==> flow/design.v <==
module  spi_ms #(parameter WIDTH = 8)(
    input    wire    clk, 
    input    wire    rst_n,
    input    wire    wr,  
    input    wire    [WIDTH-1:0]    master_din,  
    input    wire    miso,  
    output   reg     cs,  
    output   reg     sck,  
    output   reg     mosi,     
    output   reg     [WIDTH-1:0]    master_dout  
);
localparam CLK_HZ = 50_000_000;   
localparam SCK_HZ = 12_500_000;   
localparam DIV_NUMBER = CLK_HZ / SCK_HZ;
localparam CNT_MAX = (DIV_NUMBER >>1) - 1'b1; 
localparam DATA_CNT_MAX = 5'd31;
localparam MOSI_CNT_MAX = 3'd7;
localparam IDEL = 2'b00;
localparam SEND = 2'b01;
localparam FINISH = 2'b10; 
reg cnt;  
reg sck_en;  
reg data_cnt_en;
reg sck_reg1;
reg sck_reg2;
wire sck_p;  
wire sck_n;  
wire send_over;
reg [1:0] cstate;
reg [4:0] data_cnt;  
reg [2:0] mosi_cnt;
reg [WIDTH-1:0] master_din_reg; 
reg [WIDTH-1:0] master_dout_reg;
always @(posedge clk or negedge rst_n) begin
    if (~rst_n) begin
        cnt <= 0;
        sck <= 1'b0;
    end  
    else begin
        if (sck_en == 1'b1) begin
        	if (cnt == CNT_MAX) begin
        		cnt <= 0;
        		sck <= ~sck;
        	end
        	else begin
        		cnt <= cnt + 1'b1;
        		sck <= sck;
        	end
        end
        else begin
        	cnt <= 0;
        	sck <= 1'b0;
        end
    end  
end  
always @(posedge clk or negedge rst_n) begin
    if (~rst_n) begin
        sck_reg1 <= 1'b0;
        sck_reg2 <= 1'b0;
    end  
    else begin
        sck_reg1 <= sck;
        sck_reg2 <= sck_reg1;    
    end  
end  
assign sck_p = (sck_reg1 & (~sck_reg2));  
assign sck_n = ((~sck_reg1) & sck_reg2);  
always @(posedge clk or negedge rst_n) begin
	if (~rst_n) begin
		cstate <= IDEL;
	end
	else begin
		case (cstate)
	        IDEL:    cstate <= (wr)? SEND : IDEL; 
	        SEND:    cstate <= (send_over) ? FINISH : SEND; 
	        FINISH:  cstate <= IDEL;
	        default: cstate <= IDEL;
	    endcase  
	end
end
always @(posedge clk or negedge rst_n) begin
	if (~rst_n) begin
		cs <= 1'b1;
		data_cnt_en <= 1'b0;
		sck_en <= 1'b0;
		master_din_reg <= 0;
		master_dout <= 0;
	end
	else begin
	    case (cstate)
	        IDEL: begin
	        data_cnt_en <= 1'b0;
	        master_din_reg <= (wr) ? master_din : master_din_reg;  
	        end 
	        SEND: begin
	            data_cnt_en <= 1'b1;
	            cs <= 1'b0; 
	            sck_en <= 1'b1;
	        	master_dout <= (send_over) ? master_dout_reg : master_dout;  
	        end
	        FINISH: begin                   
	        	sck_en <= 1'b0;
	        	cs <= 1'b1;
	        	data_cnt_en <= 1'b0;
	        end
	        default: begin
	        	cs <= 1'b1;
	        	sck_en <= 1'b0;
	        	data_cnt_en <= 1'b0;
	        end
	    endcase  
	end
end
always @(posedge clk or negedge rst_n) begin
	if (~rst_n) begin
		data_cnt <= 0;
	end
	else begin
		data_cnt <= (data_cnt_en) ? (data_cnt + 1'b1) : 5'd0;  
	end
end
assign send_over = (data_cnt == DATA_CNT_MAX) ? 1'b1 : 1'b0;
always @(posedge clk or negedge rst_n) begin
	if (~rst_n) begin
		master_dout_reg <= 0;
	end
	else begin
	    master_dout_reg <= (sck_p) ? {master_dout_reg[6:0],miso} : master_dout_reg;
	end
end
always @(posedge clk or negedge rst_n) begin
	if (~rst_n) begin
		mosi_cnt <= 0;
	end
	else begin
		if (sck_n) begin
			if (mosi_cnt == MOSI_CNT_MAX) begin
			    mosi_cnt <= 0;
		    end
		    else begin
			    mosi_cnt <= mosi_cnt + 1'b1;
		    end
		end
		else begin
			mosi_cnt <= mosi_cnt;
		end
	end
end
always @(posedge clk or negedge rst_n) begin
	if (~rst_n) begin
		mosi <= 1'b0;
	end
	else begin
		mosi <= (sck_n) ? master_din_reg[MOSI_CNT_MAX-mosi_cnt] : mosi;
	end
end
endmodule
# From RTL to reports: spi_ms
# Tool output for the design above, in the order of the flow.
# Line numbers count from 1 in the design file above.
# Cell names lack the library's common part.
# The mark -- stands for no value.
# inputs
design	spi_ms
clk_port	clk
library	sky130hd
corner	tt_025C_1v80

# Word-level counts
# Yosys after proc, flatten, opt, wreduce and memory -nomap, before mapping. Memory bits, and registers merged into a memory's read port (data or address), are not among the register bits. Print and check cells are not counted. Equal cells are merged and count once.
# op_classes
n_shift	1
reduce_and_logical	3
equal	4
addsub	4
logic	5
mux	13
div_mod_pow	0
n_cmp	0
mul	0
# op_table
cell	count
variable part select 8 x 3 -> 1 bit	1
2-to-1 mux 1 bit	7
adder 5 x 1 -> 5 bit (second input constant)	1
equality test 5 bit (second input constant)	1
2-to-1 mux 5 bit	1
AND reduction 2 bit	2
case mux 2 bit (select 2 bit)	1
case mux 1 bit (select 2 bit)	2
NOT 1 bit	3
adder 3 x 1 -> 3 bit (second input constant)	1
subtractor 3 bit (first input constant)	1
equality test 3 bit (second input constant)	1
2-to-1 mux 3 bit	1
AND 1 bit	2
equality test 2 x 1 -> 1 bit (second input constant)	1
inequality test 2 bit (second input constant)	1
zero test 2 bit	1
2-to-1 mux 2 bit	1
adder 1 bit (second input constant)	1
# bits
latchBits	0
in_bits	12
mem_bits_ro	0
mem_count	0
out_inout_bits	11
wordCells	44
ram_bits	0
clocked_rd_ports_x_width	0
ff_bits	42

# Longest topological paths
# Longest topological path by Yosys (ltp), each cell counted once; first at word level (registers and memories cut), then after technology mapping (sequential cells cut; the memories' decode and read muxes count).
# depth
word_depth	4
ABC_AREA	1
ltp_mapped	8
depth_no_buf	8

# Netlist
# The flow's flattened synthesis, as Yosys stat reports it; memories are mapped. The netlist is that of the ABC_AREA named above (0 if unset); the other value can give another one.
# by_type
cell_type	count	type_area_um2
dfrtp_1	41	1.03E+03
nand2_1	35	131.376
o21ai_0	21	105.101
inv_1	25	93.84
a21oi_2	7	61.309
dfstp_2	2	52.55
nor2_1	14	52.55
ha_1	4	50.048
nand3_1	7	35.034
mux2_4	1	15.014
nand2_2	2	12.512
nor2_2	2	12.512
buf_6	1	11.261
nand2_4	1	11.261
a21oi_1	2	10.01
buf_2	2	10.01
o21ai_1	2	10.01
xnor2_1	1	8.758
# Not listed: further types 2, cells in them 2.
# mapped
cells	172
synth_area_um2	1720.4
ffs	43

# Worst setup path after synthesis
# Path of least setup slack by OpenSTA after synthesis, without wires, with an ideal clock, recovery checks aside; 20% of the period is set as input and as output delay. Where synthesis merged equal registers, the netlist keeps one of their names.
# synth_path
path_type	register to register
startpoint	reg data_cnt[0]
endpoint	reg master_dout[1]
path_stages	8
required_time_ps	1594
path_delay_ps	1348
arrival_ps	1222
slack_ps	372
t_first_pin_ps	0
setup_time_ps	126
clock_period_ps	1720
synth_period_reached_ps	1348
# "path_delay_ps" is the arrival time less input delay plus setup time.
# "path_stages": output pins that drive a net of the path, with the launching flip-flop's if there is one; two outputs of one cell count as two.
# "synth_period_reached_ps" = period - worst setup slack (recovery checks aside). The figure is calculated, with input and output delays left at 20% of the set period.
# Between the ends stands the longest chain of elaborated cells between them, by number of cells; it is not shown to be the way that was timed. Of several equally long chains one is given.
# Each line given opens the expression or statement behind the cell; cells for indexed reads and writes are added by Yosys, which also makes memories of some case tables.
# synth_between
cell_sequence	dfrtp_1 -> ha_1 -> nand2_1 -> nor2_1 -> ha_1 -> nand2_2 -> buf_2 -> o21ai_0
elab_chain_len	3
cone_cells	3
classes_between	eq/ne: 1; mux: 1; reduce/logical: 1
# synth_rtl
item	line_no	text
start: declaration	30	reg [4:0] data_cnt;
start: assignment	116	data_cnt <= 0;
start: assignment	119	data_cnt <= (data_cnt_en) ? (data_cnt + 1'b1) : 5'd0;
equality test 5 bit	122	assign send_over = (data_cnt == DATA_CNT_MAX) ? 1'b1 : 1'b0;
2-to-1 mux 1 bit	122
AND reduction 2 bit	--
end: assignment	87	master_dout <= 0;
end: assignment	99	master_dout <= (send_over) ? master_dout_reg : master_dout;
end: declaration	10	output   reg     [WIDTH-1:0]    master_dout

# Path in the finished layout
# Path of least setup slack in the final report of job 1 (OpenROAD, finished layout, wires in). Where an end is a register, its clock arrival counts in the times.
# The report prints the path's times to 10 ps; the period is as set.
# layout_path
path_type	register to output
startpoint	reg cs
endpoint	out cs
path_stages	2
output_delay_ps	390
required_time_ps	1580
clock_period_ps	1970
t_first_pin_ps	340
arrival_ps	1410
slack_ps	170
# A register here has more assigning lines than the two given.
# layout_between
cell_sequence	dfstp_2 -> clkdlybuf4s50_1
elab_chain_len	0
cone_cells	0
# layout_rtl
item	line_no	text
start: declaration	7	output   reg     cs,
start: assignment	83	cs <= 1'b1;
start: assignment	97	cs <= 1'b0;
end: declaration	7

## Implementation results

Below are 2 stored runs of the flow (Yosys, OpenROAD; platform sky130hd) on spi_ms, each with its settings and what was measured, unordered. Constraints: input delay and output delay 20% of the set period each, output load 0.01 pF.
"worst_setup_path_time_ps" means the part of the period allowed to the worst setup path (the constraints hold back 20% at inputs and 20% at outputs) less its slack; where the path has registers, the arrival times of their clocks count too.
By "design_power_w" is meant OpenSTA's value without simulated activity: inputs other than the clock are taken to toggle once in ten clock periods, and the tool carries that through the logic.
"worst_setup_path_time_ps" is known to 10 ps.

Job 1, flow files:
==> flow/run.sh <==
#!/bin/bash
# the make line also repeats the synthesis and layout settings of config.mk as NAME=value (left out here)
make -C /OpenROAD-flow-scripts/flow DESIGN_CONFIG=/design/flow/config.mk WORK_HOME=/design/flow/orfs CLKGATE_MAP_FILE= finish
==> flow/config.mk <==
export PLATFORM = sky130hd
export DESIGN_NAME = spi_ms
export DESIGN_NICKNAME = spi_ms
export VERILOG_FILES = /design/flow/design.v
export SDC_FILE = /design/flow/constraint.sdc
export NUM_CORES = 4
export LEC_CHECK = 0
export ABC_AREA = 1
export CAP_MARGIN = 20
export CORE_MARGIN = 2
export CORE_UTILIZATION = 50
export GPL_TIMING_DRIVEN = 0
export MIN_ROUTING_LAYER = met1
export PLACE_DENSITY_LB_ADDON = 0.1
export SETUP_SLACK_MARGIN = -0.12
export SLEW_MARGIN = 35
==> flow/constraint.sdc <==
create_clock -name core_clock -period 1.97 [get_ports {clk}]
set_input_delay 0.3940 -clock core_clock [delete_from_list [all_inputs] [get_ports {clk}]]
set_output_delay 0.3940 -clock core_clock [all_outputs]
set_load 0.01 [all_outputs]

==> results of job 1, as CSV <==
result,value
yosys.chip_area_um2,1720.4
die_area_um2,3926.3
post_route_stdcell_area_um2,2077.0
worst_setup_slack_ps,170
worst_setup_path_time_ps,1410
critical_path_type,"register to output"
design_power_w,0.002656

Job 2, flow files:
==> flow/run.sh <==
#!/bin/bash
# the make line also repeats the synthesis and layout settings of config.mk as NAME=value (left out here)
make -C /OpenROAD-flow-scripts/flow DESIGN_CONFIG=/design/flow/config.mk WORK_HOME=/design/flow/orfs CLKGATE_MAP_FILE= finish
==> flow/config.mk <==
export PLATFORM = sky130hd
export DESIGN_NAME = spi_ms
export DESIGN_NICKNAME = spi_ms
export VERILOG_FILES = /design/flow/design.v
export SDC_FILE = /design/flow/constraint.sdc
export NUM_CORES = 4
export LEC_CHECK = 0
export ABC_AREA = 1
export CAP_MARGIN = 20
export CELL_PAD_IN_SITES_GLOBAL_PLACEMENT = 3
export CORE_ASPECT_RATIO = 1.23
export CORE_MARGIN = 2
export CORE_UTILIZATION = 70
export CTS_CLUSTER_DIAMETER = 361
export MAX_ROUTING_LAYER = met4
export SETUP_SLACK_MARGIN = 0.28
export SLEW_MARGIN = 20
==> flow/constraint.sdc <==
create_clock -name core_clock -period 1.29 [get_ports {clk}]
set_input_delay 0.2580 -clock core_clock [delete_from_list [all_inputs] [get_ports {clk}]]
set_output_delay 0.2580 -clock core_clock [all_outputs]
set_load 0.01 [all_outputs]

Job 2: no results, placement failed with GPL-0301
