==> flow/design.v <==
module  spi_sm #(parameter WIDTH = 8)(
    input    wire    clk,
    input    wire    rst_n,
    input    wire    cs,   
    input    wire    sck,  
    input    wire    [WIDTH-1:0]    slaver_din,  
    input    wire    mosi,  
    output   reg     miso,  
    output   reg     [WIDTH-1:0]    slaver_dout   
);
localparam MISO_CNT_MAX = 3'd7;
reg cs_reg1;
reg cs_reg2;
reg sck_reg1;
reg sck_reg2;
wire cs_p;   
wire cs_n;   
wire sck_p;  
wire sck_n;  
reg [WIDTH-1:0] slaver_din_reg; 
reg [WIDTH-1:0] slaver_dout_reg;
reg [2:0] miso_cnt;
always @(posedge clk or negedge rst_n) begin
    if (~rst_n) begin
        cs_reg1 <= 1'b0;
        cs_reg2 <= 1'b0;
    end  
    else begin
        cs_reg1 <= cs;
        cs_reg2 <= cs_reg1;    
    end  
end  
assign cs_p = (cs_reg1 & (~cs_reg2));  
assign cs_n = ((~cs_reg1) & cs_reg2);  
always @(posedge clk or negedge rst_n) begin
    if (~rst_n) begin
        sck_reg1 <= 1'b0;
        sck_reg2 <= 1'b0;
    end  
    else begin
        sck_reg1 <= sck;
        sck_reg2 <= sck_reg1;    
    end  
end  
assign sck_p = (sck_reg1 & (~sck_reg2));  
assign sck_n = ((~sck_reg1) & sck_reg2);  
always @(posedge clk or negedge rst_n) begin
    if (~rst_n) begin
        slaver_din_reg <= 0;
    end  
    else begin
        slaver_din_reg <= (cs_n) ? slaver_din :slaver_din_reg;
    end  
end  
always @(posedge clk or negedge rst_n) begin
    if (~rst_n) begin
        slaver_dout <= 0;
    end  
    else begin
        slaver_dout <= (cs_p) ? slaver_dout_reg : slaver_dout;    
    end  
end  
always @(posedge clk or negedge rst_n) begin
    if (~rst_n) begin
        slaver_dout_reg <= 0;
    end  
    else begin
        slaver_dout_reg <= (sck_n) ? {slaver_dout_reg[6:0],mosi} : slaver_dout_reg;    
    end  
end  
always @(posedge clk or negedge rst_n) begin
	if (~rst_n) begin
		miso_cnt <= 0;
	end
	else begin
		if (sck_p) begin
			if (miso_cnt == MISO_CNT_MAX) begin
			    miso_cnt <= 0;
		    end
		    else begin
			    miso_cnt <= miso_cnt + 1'b1;
		    end
		end
		else begin
			miso_cnt <= miso_cnt;
		end
	end
end
always @(posedge clk or negedge rst_n) begin
    if (~rst_n) begin
        miso <= 0;
    end  
    else begin
        miso <= (sck_p) ? slaver_din_reg[MISO_CNT_MAX-miso_cnt] : miso;    
    end  
end  
endmodule
Step by step through the tools: spi_sm
What the tools print for spi_sm, step after step.
Line numbers count from 1 in the design file above.
Library cell names are shortened.
A cell with n/a has no value.
Set-up
  top: spi_sm
  clock: clk
  library: sky130hd
  corner: tt_025C_1v80

After elaboration
Counts by Yosys on the flattened word-level netlist (proc, flatten, opt, wreduce; memories kept). Register bits leave out memories and registers merged into their read ports (data or address); mux counts leave out enables and synchronous resets folded into registers. Print and check cells are left out. Cells with the same type and inputs are merged into one.
Operators by class
  add/sub/neg operators: 2
  eq/ne operators: 1
  shift operators: 1
  multiplexer cells: 1
  bitwise gates (word level): 8
Operators with widths (number)
  8-bit by 3-bit variable part select with 1-bit output: 1
  1-bit bitwise AND: 4
  1-bit NOT: 4
  3-bit by 1-bit adder with 3-bit output with constant B: 1
  3-bit subtractor with constant A: 1
  3-bit == test with constant B: 1
  3-bit 2-to-1 mux: 1
Bit counts
  register bits: 32
  input bits: 13
  output and inout port bits: 9

Longest topological paths
Longest topological path by Yosys (ltp), each cell counted once; first at word level (registers and memories cut), then after technology mapping (sequential cells cut; the memories' decode and read muxes count).
Depth
  depth after elaboration: 2
  ABC_AREA: 1
  mapped depth: 6
  depth with buffers taken out: 6

Netlist
Yosys stat after the flow's synthesis: flattened, memories mapped to cells. It holds for the ABC_AREA given above (unset counts as 0); a run with the other value may have another netlist.
Synthesis totals
  cells in the netlist: 131
  mapped area: 0.0012762 mm²
  sequential area: 0.0008008 mm²
  mapped flip-flops: 32
  buffers: 4
Cell types (number)
  dfrtp_1: 32
  nand2_1: 28
  o21ai_0: 19
  inv_1: 19
  nor2_1: 10
  a21oi_1: 6
  nand3_1: 6
  ha_1: 2
  buf_6: 2
  a21oi_2: 2
  mux2_4: 1
  mux2_2: 1
  or2_1: 1
  buf_2: 1
  clkbuf_1: 1

Timing after synthesis
Source: OpenSTA report_checks on the synthesized netlist (no wires, ideal clock, input and output delay 20% of the period each), path of least setup slack; recovery checks are left aside. Register names are those of the netlist, which keeps one name where synthesis merged equal registers.
Timing after synthesis
  path kind: register to register
  start: reg miso_cnt[0]
  end: reg miso_cnt[2]
  period: 1200 ps
  setup time: 134 ps
  arrival: 999 ps
  required time: 1066 ps
  setup slack: 67 ps
  path delay: 1133 ps
  stages: 5
  buffers on the path: 0
  synthesis period reached: 1133 ps
"path delay" is the arrival time less input delay plus setup time.
"stages": output pins that drive a net of the path, with the launching flip-flop's if there is one; two outputs of one cell count as two.
"synthesis period reached" is the clock period less the worst setup slack; recovery checks do not enter. This is arithmetic on one report: input and output delays are still those of the set period (20% each).
The rows between start and end are the longest chain of elaborated cells between them; the timing report does not say that the signal goes this way. Where chains are equally long, one stands for them.
Each line given opens the expression or statement behind the cell; cells for indexed reads and writes are added by Yosys, which also makes memories of some case tables.
A register here has more assigning lines than the two given.
On the way, after synthesis
  cells stage by stage: dfrtp_1 -> ha_1 -> ha_1 -> nand2_1 -> o21ai_0
  length of the longest elaborated chain: 2
  elaborated cells on any way between the ends: 3
  source lines of those cells: 2
  those cells by class: add/sub: 1; eq/ne: 1; mux: 1
RTL lines, path after synthesis
  start, declared: RTL line 22  | reg [2:0] miso_cnt;
  start, assigned: RTL line 81  | miso_cnt <= miso_cnt + 1'b1;
  start, assigned: RTL line 85  | miso_cnt <= miso_cnt;
  3-bit by 1-bit adder with 3-bit output: RTL line 81
  3-bit 2-to-1 mux: RTL line 77  | if (miso_cnt == MISO_CNT_MAX) begin
  end, assigned: RTL line 81
  end, assigned: RTL line 85
  end, declared: RTL line 22

Settings of 2 stored flow runs for module spi_sm (sky130hd), not sorted in any way. The constraints put input and output delay at 20% of the set period each and load the outputs with 0.01 pF.

==> entry A: settings <==
{ "period_ns": 0.901, "CORE_UTILIZATION": 70, "PLACE_DENSITY_LB_ADDON": 0.1, "CORE_MARGIN": 2, "ABC_AREA": 1, "CAP_MARGIN": 20, "SLEW_MARGIN": 40 }
==> entry A: results <==
did not finish, placement stopped with DPL-0033

==> entry B: settings <==
{ "period_ns": 1.17, "CORE_UTILIZATION": 63, "PLACE_DENSITY_LB_ADDON": 0.22, "CELL_PAD_IN_SITES_GLOBAL_PLACEMENT": 3, "ABC_AREA": 0, "CTS_CLUSTER_DIAMETER": 86, "SLEW_MARGIN": 15, "MIN_ROUTING_LAYER": "met1", "MAX_ROUTING_LAYER": "met4", "CAP_MARGIN": 20, "CORE_MARGIN": 2 }
==> entry B: results <==
did not finish, placement stopped with FLW-0024
